==> flow/design.v <==
`timescale 1ns/10ps
module ABC2 (
	 LED,
    CLOCK_50,
    KEY
);
reg [31:0] out;
input CLOCK_50;
input [1:0] KEY;
output [7:0] LED;
wire reset;
wire clock;
assign reset = KEY[0];
assign clock = CLOCK_50;
wire [31:0] z0;
wire [31:0] z3;
wire  [31:0]  x_in_wire;
wire  [31:0] x_out_wire;
wire  [31:0] B_out_wire;
wire  [31:0]  B_in_wire;
wire  [31:0] pi_in_wire;
wire  [31:0] pol_out_wire;
wire  [31:0] pol_in_wire;
lsfr A(.o0(z0), .o3(z3), .clock(clock), .reset(reset));
Register x(
			.D(x_in_wire),
			.Q(x_out_wire),
			.Clk(clock)
			);
adder Add(
			.out(x_in_wire),
			.y(z0),
			.z(B_out_wire),
			.clock(clock),
			.reset(reset)
		);
B B_1(
		 .out(B_out_wire),
		 .x(B_in_wire),
		 .clock(clock),
		 .reset(reset)
		);
splitter S(
		 .out1(B_in_wire),
		 .out2(pi_in_wire),
		 .in(x_out_wire)
		);	
pi Pi(
		 .in(pi_in_wire),
		 .out(pol_in_wire)
);
C C_1(
		 .out(pol_out_wire),
		 .x(pol_in_wire),
		 .a(z3),
		 .clock(clock),
		 .reset(reset)
);
assign LED[7:0] = pol_out_wire[7:0];
endmodule
`timescale 1ns/10ps
module B (
    out,
    x,
    clock,
    reset
);
output [31:0] out;
reg [31:0] out;
input [31:0] x;
input clock;
input reset;
wire [31:0] d0;
wire [31:0] d1;
wire [31:0] d2;
assign d0 = 32'd1238144;
assign d1 = 32'd12738209;
assign d2 = 32'd281023108;
always @(posedge clock, negedge reset) begin: B_T
    if (reset == 0) begin
        out <= 0;
    end
    else begin
        out <= (((x ^ d0) + d1) ^ d2);
    end
end
endmodule
`timescale 1ns/10ps
module C (
    out,
    x,
    a,
    clock,
    reset
);
output [31:0] out;
reg [31:0] out;
input [31:0] x;
input [31:0] a;
input clock;
input reset;
wire [31:0] e_0;
reg [31:0] e_1;
reg [31:0] e_2;
assign e_0 = 32'd23456297;
always @(posedge clock, negedge reset) begin: C_S
    if (reset == 0) begin
        e_2 <= 56456;
        e_1 <= 43017;
        out <= 0;
    end
    else begin
        e_1[32-1:16] <= a[32-1:16];
        e_2[32-1:16] <= a[16-1:0];
        out <= (($signed({1'b0, x}) * ($signed({1'b0, e_1}) + ($signed({1'b0, e_2}) * ($signed({1'b0, x}) - 32'h1)))) + e_0);
    end
end
endmodule
module Register (input [31:0] D, input Clk, output reg [31:0] Q);
 always @(posedge Clk)
 Q <= D;
endmodule 
`timescale 1ns/10ps
module adder (
    out,
    y,
    z,
    clock,
    reset
);
output [31:0] out;
reg [31:0] out;
input [31:0] y;
input [31:0] z;
input clock;
input reset;
always @(posedge clock, negedge reset) begin: ADDER_ADDE
    if (reset == 0) begin
        out <= 0;
    end
    else begin
        out <= (y + z);
    end
end
endmodule
`timescale 1ns/10ps
module lsfr (
    o0,
    o3,
    clock,
    reset
);
output [31:0] o0;
reg [31:0] o0;
output [31:0] o3;
reg [31:0] o3;
input clock;
input reset;
reg [31:0] z3;
reg [31:0] z2;
reg [31:0] z1;
reg [31:0] z0;
always @(posedge clock, negedge reset) begin: LSFR_WORK
    if (reset == 0) begin
        z0 <= 364;
        o0 <= 0;
        o3 <= 0;
        z2 <= 2;
        z3 <= 3;
        z1 <= 1;
    end
    else begin
        z0 <= z1;
        z1 <= z2;
        z2 <= z3;
        z3 <= ((z2 ^ (z1 << 31)) ^ (z0 >>> 1));
        o0 <= z0;
        o3 <= z3;
    end
end
endmodule
module pi( in, out );
input wire [31:0]in;
output wire [31:0]out;
genvar i;
generate
  for(i=0; i<32; i=i+1)
  begin  : generate_block
    assign out[31-i] = in[i];
  end
endgenerate
endmodule
`timescale 1ns/10ps
module splitter (
    out1,
    out2,
    in
);
output [31:0] out1;
wire [31:0] out1;
output [31:0] out2;
wire [31:0] out2;
input [31:0] in;
assign out1 = in;
assign out2 = in;
endmodule
; Reports on ABC2
; What the tools print for ABC2, step after step.
; Line numbers count from 1 in the design file above.
; Operators carry their Yosys type and port widths (W data, S select, Z words).
; Not given: --
[setup]
top = ABC2
clk_port = CLOCK_50
library = sky130hd
corner = tt_025C_1v80

; After elaboration
; Counts by Yosys on the flattened word-level netlist (proc, flatten, opt, wreduce; memories kept). Register bits leave out memories and registers merged into their read ports (data or address); mux counts leave out enables and synchronous resets folded into registers. Print and check cells are left out.
[classes]
bitwise = 4
n_addsub = 5
n_mul = 2
[ops]
columns = cell, n
row1 = $mul A32 B33 Y8, 1
row2 = $mul A29 B33 Y30, 1
row3 = $sub A32 B1 Y33 const B, 1
row4 = $add A32 B33 Y33, 1
row5 = $add A32 B24 Y32 const B, 1
row6 = $xor A32 B31 Y32, 1
row7 = $add A32 B32 Y32, 1
row8 = $xor A32 B32 Y32, 1
row9 = $not A7 Y7, 2
row10 = $add A8 B6 Y8 const B, 1
[bits]
reg_bits = 328
in_bits = 3

; Longest topological paths
; Yosys ltp: most cells in a row. Word level: on the elaborated netlist, between registers, memories and ports. Mapped: between sequential cells and ports; inverters and the memories' decode and read muxes count.
[depth]
ltp_word = 5
ABC_AREA = 0
ltp_mapped = 19

; Netlist
; Source: synth_stat.txt of the flow (Yosys; design flattened, memories mapped). It holds for the ABC_AREA given above (unset counts as 0); a run with the other value may have another netlist.
; Totals and module areas in this step are rounded.
[synth_totals]
n_buf = 4
ff_cells = 264
area_um2 = 9640
seq_area_um2 = 6460
cells = 683
[types]
columns = type, n, area_total_um2
row1 = sky130_fd_sc_hd__dfrtp_1, 223, 5.58E+03
row2 = sky130_fd_sc_hd__dfxtp_1, 32, 640.614
row3 = sky130_fd_sc_hd__ha_1, 51, 638.112
row4 = sky130_fd_sc_hd__xnor2_1, 55, 481.712
row5 = sky130_fd_sc_hd__xor2_1, 47, 411.645
row6 = sky130_fd_sc_hd__dfstp_2, 9, 236.477
row7 = sky130_fd_sc_hd__nand2_1, 34, 127.622
row8 = sky130_fd_sc_hd__a21o_1, 16, 120.115
row9 = sky130_fd_sc_hd__a21oi_1, 24, 120.115
row10 = sky130_fd_sc_hd__nor2_1, 29, 108.854
row11 = sky130_fd_sc_hd__inv_1, 25, 93.84
row12 = sky130_fd_sc_hd__o21ai_0, 17, 85.082
row13 = sky130_fd_sc_hd__fa_1, 4, 80.077
row14 = sky130_fd_sc_hd__nand3_1, 11, 55.053
row15 = sky130_fd_sc_hd__nand4_1, 8, 50.048
row16 = sky130_fd_sc_hd__nand2b_1, 7, 43.792
row17 = sky130_fd_sc_hd__a211oi_2, 3, 37.536
row18 = sky130_fd_sc_hd__and2_1, 6, 37.536
; Not listed: further types 45, cells in them 82.
; The figures by module come from a second, unflattened synthesis with its own total; it is not the netlist above.
[unflattened]
cells_unflattened = 3605
hier_area_um2 = 36200
; Each row is one instance without its submodules.
[modules]
columns = module, n_cells, n_inst, mod_area_um2
row1 = C, 2841, 1, 26200
row2 = lsfr, 224, 1, 4550
row3 = adder, 265, 1, 2520
row4 = B, 147, 1, 1580
row5 = Register, 32, 1, 641
row6 = splitter, 64, 1, 480
row7 = pi, 32, 1, 240
row8 = ABC2, 0, 1, 0.0

; Worst setup path after synthesis
; Source: OpenSTA report_checks on the synthesized netlist (no wires, ideal clock, input and output delay 20% of the period each), path of least setup slack; recovery checks are left aside. Register names are those of the netlist, which keeps one name where synthesis merged equal registers.
[synth_path]
kind = register -> register
from = reg x.Q[31]
to = reg C_1.out[7]
launch_ns = 0.000
path_stages = 17
required_ns = 4.000
path_slack_ns = 0.009
t_arrival_ns = 3.991
delay_ns = 4.071
clock_period_ns = 4.08
setup_time_ns = 0.080
period_less_setup_slack_ns = 4.071
; "delay_ns" is the arrival time less input delay plus setup time.
; "path_stages" counts driving pins, that of a launching flip-flop among them; a cell with two outputs on the path counts twice.
; "period_less_setup_slack_ns" = period - worst setup slack (recovery checks aside). The figure is calculated, with input and output delays left at 20% of the set period.
; The rows between start and end are the longest chain of elaborated cells between them; the timing report does not say that the signal goes this way. Where chains are equally long, one stands for them.
; Each line given opens the expression or statement behind the cell; cells for indexed reads and writes are added by Yosys, which also makes memories of some case tables.
[synth_between]
path_cell_list = sky130_fd_sc_hd__dfxtp_1 -> sky130_fd_sc_hd__clkbuf_1 -> sky130_fd_sc_hd__inv_1 -> sky130_fd_sc_hd__ha_1 -> sky130_fd_sc_hd__xor2_1 -> sky130_fd_sc_hd__and2_1 -> sky130_fd_sc_hd__ha_1 -> sky130_fd_sc_hd__ha_1 -> sky130_fd_sc_hd__inv_1 -> sky130_fd_sc_hd__fa_1 -> sky130_fd_sc_hd__inv_1 -> sky130_fd_sc_hd__fa_1 -> sky130_fd_sc_hd__ha_1 -> sky130_fd_sc_hd__a21oi_1 -> sky130_fd_sc_hd__xnor2_1 -> sky130_fd_sc_hd__xnor2_1 -> sky130_fd_sc_hd__xnor2_1
elab_chain_cells = 5
cone_cells = 5
cone_lines = 1
cone_classes = 3 x add/sub; 2 x mul
[synth_lines]
columns = element, line
row1 = start: declaration, 119  ; module Register (input [31:0] D, input Clk, output reg [31:0] Q);
row2 = start: assignment, 121  ; Q <= D;
row3 = $sub A32 B1 Y33, 115  ; out <= (($signed({1'b0, x}) * ($signed({1'b0, e_1}) + ($signed({1'b0, e_2}) * ($signed({1'b0, x}) - 32'h1)))) ...
row4 = $mul A29 B33 Y30, 115
row5 = $add A32 B33 Y33, 115
row6 = $mul A32 B33 Y8, 115
row7 = $add A8 B6 Y8, 115
row8 = end: assignment, 110  ; out <= 0;
row9 = end: assignment, 115
row10 = end: declaration, 96  ; output [31:0] out;

; Timing after layout
; Path of least setup slack in the final report of entry A (OpenROAD, finished layout, wires in). Where an end is a register, its clock arrival counts in the times.
[layout_path]
kind = register -> register
from = reg x.Q[31]
to = reg C_1.out[7]
path_stages = 16
clock_period_ns = 5.7
required_ns = 6.14
path_slack_ns = 1.40
setup_time_ns = 0.07
t_arrival_ns = 4.74
launch_ns = 0.51
; The rows between start and end are the longest chain of elaborated cells between them; the timing report does not say that the signal goes this way. Where chains are equally long, one stands for them.
[layout_between]
path_cell_list = sky130_fd_sc_hd__dfxtp_1 -> sky130_fd_sc_hd__inv_1 -> sky130_fd_sc_hd__ha_1 -> sky130_fd_sc_hd__xor2_1 -> sky130_fd_sc_hd__and2_1 -> sky130_fd_sc_hd__ha_1 -> sky130_fd_sc_hd__ha_1 -> sky130_fd_sc_hd__inv_1 -> sky130_fd_sc_hd__fa_1 -> sky130_fd_sc_hd__inv_1 -> sky130_fd_sc_hd__fa_1 -> sky130_fd_sc_hd__ha_1 -> sky130_fd_sc_hd__a21oi_1 -> sky130_fd_sc_hd__xnor2_1 -> sky130_fd_sc_hd__xnor2_1 -> sky130_fd_sc_hd__xnor2_1
elab_chain_cells = 5
cone_cells = 5
cone_lines = 1
cone_classes = 3 x add/sub; 2 x mul
[layout_lines]
columns = element, line
row1 = start: declaration, 119  ; module Register (input [31:0] D, input Clk, output reg [31:0] Q);
row2 = start: assignment, 121  ; Q <= D;
row3 = $sub A32 B1 Y33, 115  ; out <= (($signed({1'b0, x}) * ($signed({1'b0, e_1}) + ($signed({1'b0, e_2}) * ($signed({1'b0, x}) - 32'h1)))) ...
row4 = $mul A29 B33 Y30, 115
row5 = $add A32 B33 Y33, 115
row6 = $mul A32 B33 Y8, 115
row7 = $add A8 B6 Y8, 115
row8 = end: assignment, 110  ; out <= 0;
row9 = end: assignment, 115
row10 = end: declaration, 96  ; output [31:0] out;

; Measured results for ABC2: 2 stored runs of the Yosys and OpenROAD flow on sky130hd. The settings differ; the order carries no meaning. The constraints put input and output delay at 20% of the set period each and load the outputs with 0.01 pF.
; "achieved_clock_period_ns" is the run's clock period less its worst setup slack. It is reckoned from that one timing run; input and output delays stay at 20% of the period that was set.
; "worst_path_ns" is the time allowed to the run's worst setup path (the clock period less input and output delay, where it has them) less its slack. Clock arrival times count: a late capture clock shortens it, a late launch clock lengthens it.
; "fin_power_uw" is the tool's figure for a default switching activity; nothing was simulated.
; Measured values are rounded.

[entry A: settings]
period_ns = 5.7
CAP_MARGIN = 20
CORE_MARGIN = 2
CORE_UTILIZATION = 40
SLEW_MARGIN = 20
[entry A: results]
synthArea_um2 = 9640
dieArea_um2 = 25400
final_cell_area_um2 = 11000
finish.utilization_pct = 46.9
ws_setup_ns = 1.40
fin_tns_ns = 0.000
fin_power_uw = 3630
achieved_clock_period_ns = 4.302
worst_path_ns = 4.30
critical_path_kind = register -> register

[entry B: settings]
period_ns = 3.59
CORE_UTILIZATION = 44
SETUP_SLACK_MARGIN = 0.15
CORE_MARGIN = 3
CELL_PAD_IN_SITES_DETAIL_PLACEMENT = 0
ABC_AREA = 0
GPL_TIMING_DRIVEN = 0
CTS_CLUSTER_DIAMETER = 248
CAP_MARGIN = 20
SLEW_MARGIN = 0
[entry B: results]
synthArea_um2 = 9640
dieArea_um2 = 23700
final_cell_area_um2 = 11200
finish.utilization_pct = 52.8
ws_setup_ns = -0.045
fin_tns_ns = -0.045
fin_power_uw = 5930
achieved_clock_period_ns = 3.635
worst_path_ns = 3.64
critical_path_kind = register -> register
